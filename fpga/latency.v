==> flow/design.v <==
module latency(clk, rst, SCK, SSEL, MOSI, MISO, leds, interrupt, interrupt_ack, btn2);  
input clk, rst, btn2;
input SCK, SSEL, MOSI;
output MISO;
output [7:0] leds;
output interrupt;
input interrupt_ack;
wire spi_output_valid, spi_output_valid_sing;
wire [7:0] byte_data_received;
reg [7:0] byte_data_send, next_byte_data_send;
reg [31:0] int_ack_latency_cnt, next_int_ack_latency_cnt,
	spi_latency_cnt, next_spi_latency_cnt;
reg [3:0] state, next_state;
reg interrupt, next_interrupt;
reg [31:0] cnt, next_cnt;
parameter delay=(2*5*10*1000);  
reg sck_deb=1'b0;
reg [10-1:0] sck_pipe={10{1'b0}};
always @(posedge clk) begin
    sck_pipe <= {sck_pipe[10-2:0], SCK};
    if (&sck_pipe[10-1:1] == 1'b1)
      sck_deb <= 1'b1;
    else if (|sck_pipe[10-1:1] == 1'b0)
      sck_deb <= 1'b0;
end
reg ssel_deb=1'b1;
reg [10-1:0] ssel_pipe={10{1'b1}};
always @(posedge clk) begin
    ssel_pipe <= {ssel_pipe[10-2:0], SSEL};
    if (&ssel_pipe[10-1:1] == 1'b1)
      ssel_deb <= 1'b1;
    else if (|ssel_pipe[10-1:1] == 1'b0)
      ssel_deb <= 1'b0;
end
reg int_ack_deb=1'b1;
reg [10-1:0] int_ack_pipe={10{1'b1}};
always @(posedge clk) begin
    int_ack_pipe <= {int_ack_pipe[10-2:0], interrupt_ack};
    if (&int_ack_pipe[10-1:1] == 1'b1)
      int_ack_deb <= 1'b1;
    else if (|int_ack_pipe[10-1:1] == 1'b0)
      int_ack_deb <= 1'b0;
end
spi_slave_lcd si (.clk(clk), .SCK(sck_deb), .SSEL(ssel_deb), .MOSI(MOSI), .MISO(MISO), 
	.output_valid(spi_output_valid), .byte_data_received(byte_data_received), .byte_data_send(byte_data_send));
single_pulse sp (.clk(clk), .rst_l(!rst), .ub(spi_output_valid), .ubsing(spi_output_valid_sing));
assign leds=
	(btn2 == 0)
		? {sck_deb, interrupt, int_ack_deb, ssel_deb, state[3], state[2], state[1], state[0]}
		: {^byte_data_received, cnt[6:0]};
always @(posedge clk or posedge rst)
	if(rst) begin
		state = 7;
		int_ack_latency_cnt = 0;
		spi_latency_cnt = 0;
		interrupt = 0;
		cnt = 0;
		byte_data_send = 0;
	end else begin
		state = next_state;
		int_ack_latency_cnt = next_int_ack_latency_cnt;
		spi_latency_cnt = next_spi_latency_cnt;
		interrupt = next_interrupt;
		cnt = next_cnt;
		byte_data_send = next_byte_data_send;
	end
always @(*) begin
	next_cnt = cnt;
	next_int_ack_latency_cnt = int_ack_latency_cnt;
	next_spi_latency_cnt = spi_latency_cnt;
	next_state = state;
	next_byte_data_send = byte_data_send;
	next_interrupt = interrupt;
	case(state)
	7: begin
		if(spi_output_valid_sing)
			next_state = 0;
	end
	0: begin
		if(!int_ack_deb) begin
			if (cnt >= delay) begin
				next_interrupt = 1;
				next_state = 1;
				next_int_ack_latency_cnt = 0;
				next_cnt = 0;
			end else
				next_cnt = cnt + 1;
		end
	end
	1: begin
		if(!int_ack_deb) begin
			next_int_ack_latency_cnt = int_ack_latency_cnt + 1;
		end else begin
			next_int_ack_latency_cnt = int_ack_latency_cnt - (10 - 1);
			next_spi_latency_cnt = 0;
			next_interrupt = 0;
			next_state = 2;
		end
	end
	2: begin
		if(ssel_deb) begin
			next_spi_latency_cnt = spi_latency_cnt + 1;
		end else begin
			next_byte_data_send = int_ack_latency_cnt[7:0];
			next_state = 3;
			next_cnt = 1;
		end
	end
	3: begin
		if(spi_output_valid_sing) begin
			if(cnt == 1)
				next_byte_data_send = int_ack_latency_cnt[15:8];
			else if(cnt == 2)
				next_byte_data_send = int_ack_latency_cnt[23:16];
			else if(cnt == 3)
				next_byte_data_send = int_ack_latency_cnt[31:24];
			else if(cnt == 4)
				next_byte_data_send = spi_latency_cnt[7:0];
			else if(cnt == 5)
				next_byte_data_send = spi_latency_cnt[15:8];
			else if(cnt == 6)
				next_byte_data_send = spi_latency_cnt[23:16];
			else if(cnt == 7)
				next_byte_data_send = spi_latency_cnt[31:24];
			if(cnt < 9)
				next_cnt = cnt + 1;
		end else if((cnt >= 9) && (sck_deb == 0)) begin
			next_cnt = 0;
			next_state = 0;
		end
	end
	endcase
end
endmodule
`timescale 1ns / 1ps
module single_pulse(clk, rst_l, ub, ubsing);
input clk, rst_l;
input ub;
output ubsing;
reg next_state, state;
reg ubsing_reg, next_ubsing_reg;
assign ubsing = ubsing_reg;
always @(posedge clk or negedge rst_l)
begin
	if (~rst_l) begin
			state <= 0;
			ubsing_reg <= 0;
	end else begin
			state <= next_state;
			ubsing_reg <= next_ubsing_reg;
	end
end
always @(*)
begin
		next_state <= state;
		next_ubsing_reg <= 0;
		case (state)
		0: if (ub == 1) begin
				next_state <= 1;
				next_ubsing_reg <= 1;
			end
		1: if (ub == 0)
				next_state <= 0;
		endcase
end
endmodule
`timescale 1ns / 1ps
module spi_slave_lcd(clk, SCK, SSEL, MOSI, MISO, output_valid, byte_data_received, byte_data_send);
input clk, SCK, SSEL, MOSI;
output MISO;
output [7:0] byte_data_received;
input [7:0] byte_data_send;
output output_valid;
reg MISO=0;
reg [2:0] i;
reg output_valid=0;
reg [7:0]  
	byte_data_received=0;
reg [2:0] SCK_vec=3'b000;
always @(posedge clk)
	SCK_vec <= {SCK_vec[1:0], SCK};
wire SCK_rise=(SCK_vec[2:1]==2'b01);
always @(posedge clk) begin
	if (~SSEL) begin
		if(SCK_rise) begin
			byte_data_received[i] <= MOSI;
			if(i == 0) begin
				i <= 7;
				output_valid <= 1;
			end
			else begin
				output_valid <= 0;
				i <= i-1;
			end
		end
		if (SCK_vec[1] == 0) begin
			MISO <= byte_data_send[i];
		end
	end else begin
		i <= 7;
		output_valid <= 0;
	end
end
endmodule
Tool chain data of latency. Tool output for the design above, in the order of the flow. Lines are those of the file above, counted from 1. Operators: Yosys type, input widths -> output width; for muxes data width and select width s. Library cell names are shortened. The mark -- stands for no value.

Top: latency. Clock input: clk. Cell library: sky130hd. Library corner: tt_025C_1v80.

Word-level counts. Yosys after proc, flatten, opt, wreduce and memory -nomap, before mapping. Memory bits, and registers merged into a memory's read port (data or address), are not among the register bits. Print and check cells are not counted. Equal cells are merged and count once.

The figure for bits in registers is 160. The entry for output and inout port bits reads 10. The entry for input port bits reads 7. The figure for cells after elaboration is 125.

Under bitwise logic cells stands 6. For equal/unequal tests the number is 24. For add/subtract/negate cells the number is 6. The figure for $lt $le $gt $ge is 3. Under shift-type cells stands 3. For mux-type cells the number is 41. Under reduce/logical cells stands 23.

Operators by type and width (number): $mux 32 (11); $eq 32x3->1 const B (4); $pmux 32 s2 (2); $add 32x1->32 const B (3); $pmux 32 s3 (1); $mux 8 (10); $eq 32x2->1 const B (2); $eq 32x1->1 const B (1); $ge 32x17->1 const B (1); $sub 32x4->32 const B (1); $ge 32x4->1 const B (1); $lt 32x4->1 const B (1); $mux 4 (7); $reduce_and 9->1 (3); $reduce_or 9->1 (3); $pmux 4 s5 (1); $pmux 8 s2 (1); $ne 2x2->1 const B (7); $shift 1x4->8 (1); $shift 1x4->8 const A (1); $eq 4x2->1 const B (2); $reduce_and 4->1 (2); $shiftx 8x3->1 (1); $ne 8x8->1 const B (1); $and 8x8->8 (1); $or 8x8->8 (1); $not 8->8 (1); $reduce_and 8->1 (1).

Other operator kinds: 22; their cells: 34.

Depth. Depth = most cells in a row (Yosys ltp): at word level without a register or memory, in the mapped netlist without a sequential cell, where the memories' decode and read muxes count.

The figure for depth in word-level cells is 10. The figure for ABC_AREA is 0. Under depth in mapped cells stands 12. The entry for gate-level depth less buffers reads 11.

Synthesis result. Yosys stat after the flow's synthesis: flattened, memories mapped to cells. It holds for the ABC_AREA given above (unset counts as 0); a run with the other value may have another netlist. Totals and module areas in this step are rounded.

Cell types: dfrtp_1 (number 107, total area 2.68E+03 µm²); dfxtp_1 (number 40, total area 800.768 µm²); ha_1 (number 39, total area 487.968 µm²); nand2_1 (number 108, total area 405.389 µm²); nor2_1 (number 108, total area 405.389 µm²); xnor2_1 (number 36, total area 315.302 µm²); o21ai_0 (number 61, total area 305.293 µm²); xor2_1 (number 33, total area 289.027 µm²); edfxtp_1 (number 9, total area 270.259 µm²); a21oi_1 (number 44, total area 220.211 µm²); nand3_1 (number 28, total area 140.134 µm²); nor4_1 (number 21, total area 131.376 µm²); and2_1 (number 20, total area 125.12 µm²); a211oi_1 (number 16, total area 120.115 µm²); and3_1 (number 18, total area 112.608 µm²); nor3_1 (number 22, total area 110.106 µm²); clkbuf_1 (number 27, total area 101.347 µm²); nand4_1 (number 16, total area 100.096 µm²).

Other cell types: 52; their cells: 193.

Under buffer cells stands 36. The entry for area of sequential cells reads 3800 µm². For standard cells after synthesis the number is 946. Under flip-flop cells stands 159. Synthesis area: 8600 µm².

By module: a second synthesis without flattening, with its own total; a netlist apart from the flattened one above.

The entry for cells (unflattened synthesis) reads 973. The figure for area total of the unflattened synthesis is 8900 µm².

Each row is one instance without its submodules.

By module: latency (sequential area 3400 µm², area 8000 µm², cells 905, times used 1); spi_slave_lcd (sequential area 410 µm², area 790 µm², cells 65, times used 1); single_pulse (sequential area 50 µm², area 64 µm², cells 3, times used 1).

Worst setup path after synthesis. OpenSTA on the mapped netlist: ideal clock, no wires. The path of least setup slack (recovery checks aside). Input and output delay are each 20% of the period. Register names are those of the netlist, which keeps one name where synthesis merged equal registers.

Path type: reg-to-reg. Start point: reg int_ack_deb. End point: reg int_ack_latency_cnt[28]. Setup time: 0.132 ns. For path buffers the number is 1. The entry for required time reads 5.348 ns. The entry for data arrival time reads 3.030 ns. Path delay: 3.162 ns. Driving pins on the path: 12. Period: 5.48 ns. Under path slack stands 2.318 ns. Launch time at the first pin: 0.000 ns. The entry for synthesis period reached reads 3.162 ns.

"path delay" is the arrival time less input delay plus setup time. "driving pins on the path" counts driving pins, that of a launching flip-flop among them; a cell with two outputs on the path counts twice. "synthesis period reached" = period - worst setup slack (recovery checks aside). The figure is calculated, with input and output delays left at 20% of the set period. The rows between start and end are the longest chain of elaborated cells between them; the timing report does not say that the signal goes this way. Where chains are equally long, one stands for them. A line is the first line of the expression or statement that the cell stems from. Yosys adds cells for indexed reads and writes and turns some case tables into memories.

Cells stage by stage: dfxtp_1 > ha_1 > clkbuf_1 > and3_1 > and4_1 > and4_1 > nor2_1 > o31a_1 > nor3_1 > a2111oi_0 > xor2_1 > o21ai_0. The figure for cells in the longest elaborated chain is 2. The entry for elaborated cells between the ends (all ways) reads 5. Under source lines of those cells stands 3. Those cells by class: 1 x eq/ne; 3 x mux; 1 x reduce/logical.

Ends and longest elaborated chain, after synthesis: start, declared (RTL line 35) `reg int_ack_deb=1'b1;`; start, assigned (RTL line 40) `int_ack_deb <= 1'b1;`; start, assigned (RTL line 42) `int_ack_deb <= 1'b0;`; $mux 32 (RTL line 91) `if(!int_ack_deb) begin`; $pmux 32 s2 (RTL line 74) `case(state)`; end, assigned (RTL line 54) `int_ack_latency_cnt = 0;`; end, assigned (RTL line 61) `int_ack_latency_cnt = next_int_ack_latency_cnt;`; end, declared (RTL line 11) `reg [31:0] int_ack_latency_cnt, next_int_ack_latency_cnt,`.

Path in the finished layout. From the final timing report of flow run 1: the path of least setup slack in the routed layout; clock arrival at registers is part of the times.

Path type: reg-to-reg. Start point: reg cnt[30]. End point: reg byte_data_send[3]. Under path slack stands 0.09 ns. For path buffers the number is 2. Setup time: 0.07 ns. The entry for data arrival time reads 3.23 ns. Driving pins on the path: 12. Launch time at the first pin: 0.43 ns. The entry for required time reads 3.31 ns. Period: 2.96 ns.

The rows between start and end are the longest chain of elaborated cells between them; the timing report does not say that the signal goes this way. Where chains are equally long, one stands for them.

Cells stage by stage: dfrtp_1 > nor4_2 > nand4_1 > buf_4 > or3_4 > a21oi_4 > a211oi_1 > nor4_2 > buf_4 > a211oi_1 > o31a_1 > o21ai_1. The figure for cells in the longest elaborated chain is 10. The entry for elaborated cells between the ends (all ways) reads 18. Under source lines of those cells stands 9. Those cells by class: 8 x eq/ne; 9 x mux; 1 x reduce/logical.

Ends and longest elaborated chain, post-layout: start, declared (RTL line 15) `reg [31:0] cnt, next_cnt;`; start, assigned (RTL line 57) `cnt = 0;`; start, assigned (RTL line 64) `cnt = next_cnt;`; $eq 32x3->1 (RTL line 123) `else if(cnt == 7)`; $mux 8 (RTL line 123); $mux 8 (RTL line 121) `else if(cnt == 6)`; $mux 8 (RTL line 119) `else if(cnt == 5)`; $mux 8 (RTL line 117) `else if(cnt == 4)`; $mux 8 (RTL line 115) `else if(cnt == 3)`; $mux 8 (RTL line 113) `else if(cnt == 2)`; $mux 8 (RTL line 111) `if(cnt == 1)`; $mux 8 (RTL line 110) `if(spi_output_valid_sing) begin`; $pmux 8 s2 (RTL line 74) `case(state)`; end, assigned (RTL line 58) `byte_data_send = 0;`; end, assigned (RTL line 65) `byte_data_send = next_byte_data_send;`; end, declared (RTL line 10) `reg [7:0] byte_data_send, next_byte_data_send;`.

Memo
Re: implementation data of latency

Module latency, platform sky130hd: 2 stored runs of the flow (Yosys, OpenROAD) with differing settings, in no particular order. Input and output delays are each 20% of the period that was set; the output load is 0.01 pF. Results are given in rounded form.

Flow run 1 has these settings: period_ns 2.96; CORE_UTILIZATION 51; PLACE_DENSITY_LB_ADDON 0.03; ABC_AREA 0; GPL_ROUTABILITY_DRIVEN 1; CTS_CLUSTER_SIZE 52; CTS_CLUSTER_DIAMETER 388; SLEW_MARGIN 15; MAX_ROUTING_LAYER met4; CAP_MARGIN 20; CORE_MARGIN 2. The cell area after synthesis is 8600 µm². The measured overall die area is 18000 µm². For the area of the standard cells in the finished layout the run shows 10000 µm². The smallest setup slack reads 0.087 ns. The measured summed negative setup slack is 0.000 ns. The worst hold slack in the final report comes to 0.33 ns.

Flow run 2 has these settings: period_ns 5.0; CORE_UTILIZATION 61; SETUP_SLACK_MARGIN 0.66; PLACE_DENSITY 0.39; CORE_MARGIN 5; TNS_END_PERCENT 90; GPL_TIMING_DRIVEN 0; GPL_ROUTABILITY_DRIVEN 0; CTS_CLUSTER_SIZE 89; MIN_ROUTING_LAYER met2; MAX_ROUTING_LAYER met4; CAP_MARGIN 20; SLEW_MARGIN 20. The cell area after synthesis is 8600 µm². The measured overall die area is 17000 µm². For the area of the standard cells in the finished layout the run shows 9600 µm². The smallest setup slack reads 1.1 ns. The measured summed negative setup slack is 0.000 ns. The worst hold slack in the final report comes to 0.33 ns.
