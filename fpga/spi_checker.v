==> flow/design.v <==
`timescale 1ns / 1ps
module spi_checker(clk, rst, 
	SCK, SSEL, MOSI, MISO, SSEL2, leds, btn); 
input clk, rst;
input btn;
input SCK, SSEL, MOSI, SSEL2;
output MISO;
output [7:0] leds;
wire spi_output_valid;  
wire [7:0] byte_data_received;
wire [7:0] byte_data_send;
reg sck_deb=1'b0;
reg [10-1:0] sck_pipe={10{1'b0}};
always @(posedge clk) begin
    sck_pipe <= {sck_pipe[10-2:0], SCK};
    if (&sck_pipe[10-1:1] == 1'b1)
      sck_deb <= 1'b1;
    else if (|sck_pipe[10-1:1] == 1'b0)
      sck_deb <= 1'b0;
end
reg ssel_deb=1'b1;
reg [10-1:0] ssel_pipe={10{1'b1}};
always @(posedge clk) begin
    ssel_pipe <= {ssel_pipe[10-2:0], SSEL};
    if (&ssel_pipe[10-1:1] == 1'b1)
      ssel_deb <= 1'b1;
    else if (|ssel_pipe[10-1:1] == 1'b0)
      ssel_deb <= 1'b0;
end
spi_slave_lcd si (.clk(clk), .SCK(sck_deb), .SSEL(ssel_deb), .MOSI(MOSI), .MISO(MISO), 
	.output_valid(spi_output_valid), .byte_data_received(byte_data_received), .byte_data_send(byte_data_send));
reg [2:0] SCK_vec=3'b000;
always @(posedge clk)
	SCK_vec <= {SCK_vec[1:0], sck_deb};
wire SCK_rise=(SCK_vec[2:1]==2'b01);
reg [5:0] sck_rise_cnt;
always @(posedge clk or posedge rst)
begin
	if(rst)
		sck_rise_cnt = 0;
	else
		if(SCK_rise)
			sck_rise_cnt = sck_rise_cnt + 1;
end
assign byte_data_send = 8'h61 + {2'b00, sck_rise_cnt >> 3};
assign leds= (btn==1'b1) ? {byte_data_received} 
	: {spi_output_valid, SSEL2, ssel_deb, sck_rise_cnt[4:0]};
endmodule
`timescale 1ns / 1ps
module spi_slave_lcd(clk, SCK, SSEL, MOSI, MISO, output_valid, byte_data_received, byte_data_send);
input clk, SCK, SSEL, MOSI;
output MISO;
output [7:0] byte_data_received;
input [7:0] byte_data_send;
output output_valid;
reg MISO=0;
reg [2:0] i;
reg output_valid=0;
reg [7:0]  
	byte_data_received=0;
reg [2:0] SCK_vec=3'b000;
always @(posedge clk)
	SCK_vec <= {SCK_vec[1:0], SCK};
wire SCK_rise=(SCK_vec[2:1]==2'b01);
always @(posedge clk) begin
	if (~SSEL) begin
		if(SCK_rise) begin
			byte_data_received[i] <= MOSI;
			if(i == 0) begin
				i <= 7;
				output_valid <= 1;
			end
			else begin
				output_valid <= 0;
				i <= i-1;
			end
		end
		if (SCK_vec[1] == 0) begin
			MISO <= byte_data_send[i];
		end
	end else begin
		i <= 7;
		output_valid <= 0;
	end
end
endmodule
[Tool chain data of spi_checker]
The steps from the RTL of spi_checker to its reports follow in flow order.
Line numbers count from 1 in the design file above.
Library cell names are shortened.
The mark -- stands for no value.
Design
  top: spi_checker
  clock: clk
  library: sky130hd
  timing corner: tt_025C_1v80

[Word level]
Counts by Yosys on the flattened word-level netlist (proc, flatten, opt, wreduce; memories kept). Register bits leave out memories and registers merged into their read ports (data or address); mux counts leave out enables and synchronous resets folded into registers. Print and check cells are left out. Cells with the same type and inputs are merged into one.
Operators by class
  shift operators: 3
  equality and inequality tests: 2
  mux-type cells: 3
  add/subtract/negate cells: 4
  bitwise operators: 5
  reduce/logical cells: 7
Operators with widths (count)
  9-bit AND reduction: 2
  9-bit OR reduction: 2
  1-bit by 4-bit variable shift with 8-bit output: 1
  1-bit by 4-bit variable shift with 8-bit output (first input constant): 1
  7-bit by 3-bit adder with 8-bit output (first input constant): 1
  8-bit by 3-bit indexed select with 1-bit output: 1
  8-bit bitwise AND: 1
  8-bit OR: 1
  8-bit NOT: 1
  8-bit two-way mux: 1
  6-bit by 1-bit adder with 6-bit output (second input constant): 1
  2-bit by 1-bit equality test with 1-bit output (second input constant): 2
  2-bit AND reduction: 2
  3-bit negation with 4-bit output: 1
  3-bit by 1-bit subtractor with 3-bit output (second input constant): 1
  3-bit zero test: 1
  3-bit two-way mux: 1
  1-bit NOT: 2
  1-bit two-way mux: 1
Bit counts
  elaborated cells: 35
  output and inout bits: 9
  register bits after elaboration: 47
  bits of input ports: 7

[Longest topological paths]
Longest topological path by Yosys (ltp), each cell counted once; first at word level (registers and memories cut), then after technology mapping (sequential cells cut; the memories' decode and read muxes count).
Logic depth
  depth after elaboration: 5
  ABC_AREA: 0
  mapped depth: 8
  mapped depth without buffers: 6

[Synthesis result]
The flow's flattened synthesis, as Yosys stat reports it; memories are mapped. The netlist is that of the ABC_AREA named above (0 if unset); the other value can give another one.
Synthesis totals
  standard cells after synthesis: 145
  buffers: 7
  sequential part of the area: 1001.0 sq um
  mapped flip-flops: 44
  chip area (Yosys): 1719.1 sq um
Cell types
  dfxtp_1: count 29, total area 580.557 sq um
  edfxtp_1: count 9, total area 270.259 sq um
  dfrtp_1: count 6, total area 150.144 sq um
  mux2_2: count 11, total area 123.869 sq um
  ha_1: count 6, total area 75.072 sq um
  nor2_1: count 13, total area 48.797 sq um
  xnor2_1: count 5, total area 43.792 sq um
  nand2_1: count 11, total area 41.29 sq um
  nand4_1: count 6, total area 37.536 sq um
  nor4_1: count 4, total area 25.024 sq um
  o21ai_0: count 5, total area 25.024 sq um
  inv_1: count 6, total area 22.522 sq um
  nor3b_1: count 3, total area 22.522 sq um
  buf_12: count 1, total area 20.019 sq um
  o22a_1: count 2, total area 17.517 sq um
  nor3_4: count 1, total area 16.266 sq um
  a211oi_1: count 2, total area 15.014 sq um
  a21boi_0: count 2, total area 15.014 sq um
Not listed: further types 19, cells in them 23.
The figures by module come from a second, unflattened synthesis with its own total; it is not the netlist above.
Unflattened totals
  cells (unflattened synthesis): 141
  area total of the unflattened synthesis: 1814.2 sq um
Each row is one instance without its submodules.
By module
  spi_checker: sequential area 650.6 sq um, instances 1, cells 76, area 1024.7 sq um
  spi_slave_lcd: sequential area 410.4 sq um, instances 1, cells 65, area 789.5 sq um

[Timing after synthesis]
Source: OpenSTA report_checks on the synthesized netlist (no wires, ideal clock, input and output delay 20% of the period each), path of least setup slack; recovery checks are left aside. Register names are those of the netlist, which keeps one name where synthesis merged equal registers.
Timing post-synthesis
  path kind: reg2reg
  start: register si.i[0]
  end: register si.byte_data_received[6]
  period: 1.92 ns
  setup time: 0.260 ns
  buffers on the path: 2
  time at the first pin: 0.000 ns
  data required time: 1.660 ns
  arrival: 1.763 ns
  setup slack: -0.103 ns
  path delay: 2.023 ns
  stages on the path: 8
  synthesis period reached: 2.023 ns
"path delay" = arrival - input delay + setup time.
"stages on the path": output pins that drive a net of the path, with the launching flip-flop's if there is one; two outputs of one cell count as two.
"synthesis period reached" is the clock period less the worst setup slack; recovery checks do not enter. This is arithmetic on one report: input and output delays are still those of the set period (20% each).
Between the ends stands the longest chain of elaborated cells between them, by number of cells; it is not shown to be the way that was timed. Of several equally long chains one is given.
Each line given opens the expression or statement behind the cell; cells for indexed reads and writes are added by Yosys, which also makes memories of some case tables.
A register here has more assigning lines than the two given.
Between the ends, post-synthesis
  cells stage by stage: dfxtp_1 buf_6 inv_1 ha_1 ha_1 buf_4 nor3b_1 mux2_2
  cells in the longest elaborated chain: 5
  elaborated cells on any way between the ends: 6
  source lines of those cells: 1
  those cells by class: 1 x add/sub; 2 x shift; 3 x logic
Ends and longest elaborated chain, post-synthesis
  start, declared: RTL line 57  | reg [2:0] i;
  start, assigned: RTL line 70  | i <= 7;
  start, assigned: RTL line 75  | i <= i-1;
  3-bit negation with 4-bit output: RTL line 68  | byte_data_received[i] <= MOSI;
  1-bit by 4-bit variable shift with 8-bit output: RTL line 68
  8-bit NOT: RTL line 68
  8-bit bitwise AND: RTL line 68
  8-bit OR: RTL line 68
  end, assigned: RTL line 68
  end, declared: RTL line 53  | output [7:0] byte_data_received;

[Timing after layout]
Path of least setup slack in the final report of job 1 (OpenROAD, finished layout, wires in). Where an end is a register, its clock arrival counts in the times.
Timing post-layout
  path kind: in2out
  start: input port btn
  end: output port leds[2]
  output delay: 0.66 ns
  data required time: 2.63 ns
  stages on the path: 3
  arrival: 2.25 ns
  time at the first pin: 0.66 ns
  buffers on the path: 2
  setup slack: 0.38 ns
  input delay: 0.66 ns
  period: 3.29 ns
Between the ends stands the longest chain of elaborated cells between them, by number of cells; it is not shown to be the way that was timed. Of several equally long chains one is given.
Between the ends, post-layout
  cells stage by stage: clkdlybuf4s50_1 mux2_2 clkdlybuf4s50_1
  cells in the longest elaborated chain: 1
  elaborated cells on any way between the ends: 1
  source lines of those cells: 1
  those cells by class: 1 x mux
Ends and longest elaborated chain, post-layout
  start, declared: RTL line 5  | input btn;
  8-bit two-way mux: RTL line 46  | assign leds= (btn==1'b1) ? {byte_data_received}
  end, declared: RTL line 8  | output [7:0] leds;

Ticket comment

Module spi_checker, platform sky130hd: 2 stored runs of the flow (Yosys, OpenROAD) with differing settings, in no particular order. Input and output delays are each 20% of the period that was set; the output load is 0.01 pF.
"achieved clock period" means the clock period less the worst setup slack. The figure is calculated, with input and output delays left at 20% of the set period.
"worst setup path time" is the time allowed to the run's worst setup path (the clock period less input and output delay, where it has them) less its slack. Clock arrival times count: a late capture clock shortens it, a late launch clock lengthens it.
"power" is the tool's figure for a default switching activity; nothing was simulated.
[job 1] settings: period_ns=3.29, CORE_UTILIZATION=59, CORE_ASPECT_RATIO=0.58, CAP_MARGIN=40, CORE_MARGIN=2, SLEW_MARGIN=20
[job 1] result: chip area after synthesis (Yosys) 1719.1 sq um, die area 3377.8 sq um, standard-cell area of the final layout 1966.9 sq um, utilization 73.4 %, worst setup slack after layout 0.380 ns, total negative slack 0.000 ns, worst hold slack 0.323 ns, power 1131 uW, achieved clock period 2.910 ns, worst setup path time 1.59 ns, worst setup path kind in2out
[job 2] settings: period_ns=2.71, CORE_UTILIZATION=71, SETUP_SLACK_MARGIN=0.01, PLACE_DENSITY_LB_ADDON=0.06, HOLD_SLACK_MARGIN=-0.08, CORE_ASPECT_RATIO=1.01, CELL_PAD_IN_SITES_GLOBAL_PLACEMENT=3, CELL_PAD_IN_SITES_DETAIL_PLACEMENT=2, ABC_AREA=1, MIN_ROUTING_LAYER=met2, MAX_ROUTING_LAYER=met5, CAP_MARGIN=20, CORE_MARGIN=2, SLEW_MARGIN=20
[job 2] result: did not finish, placement stopped with FLW-0024
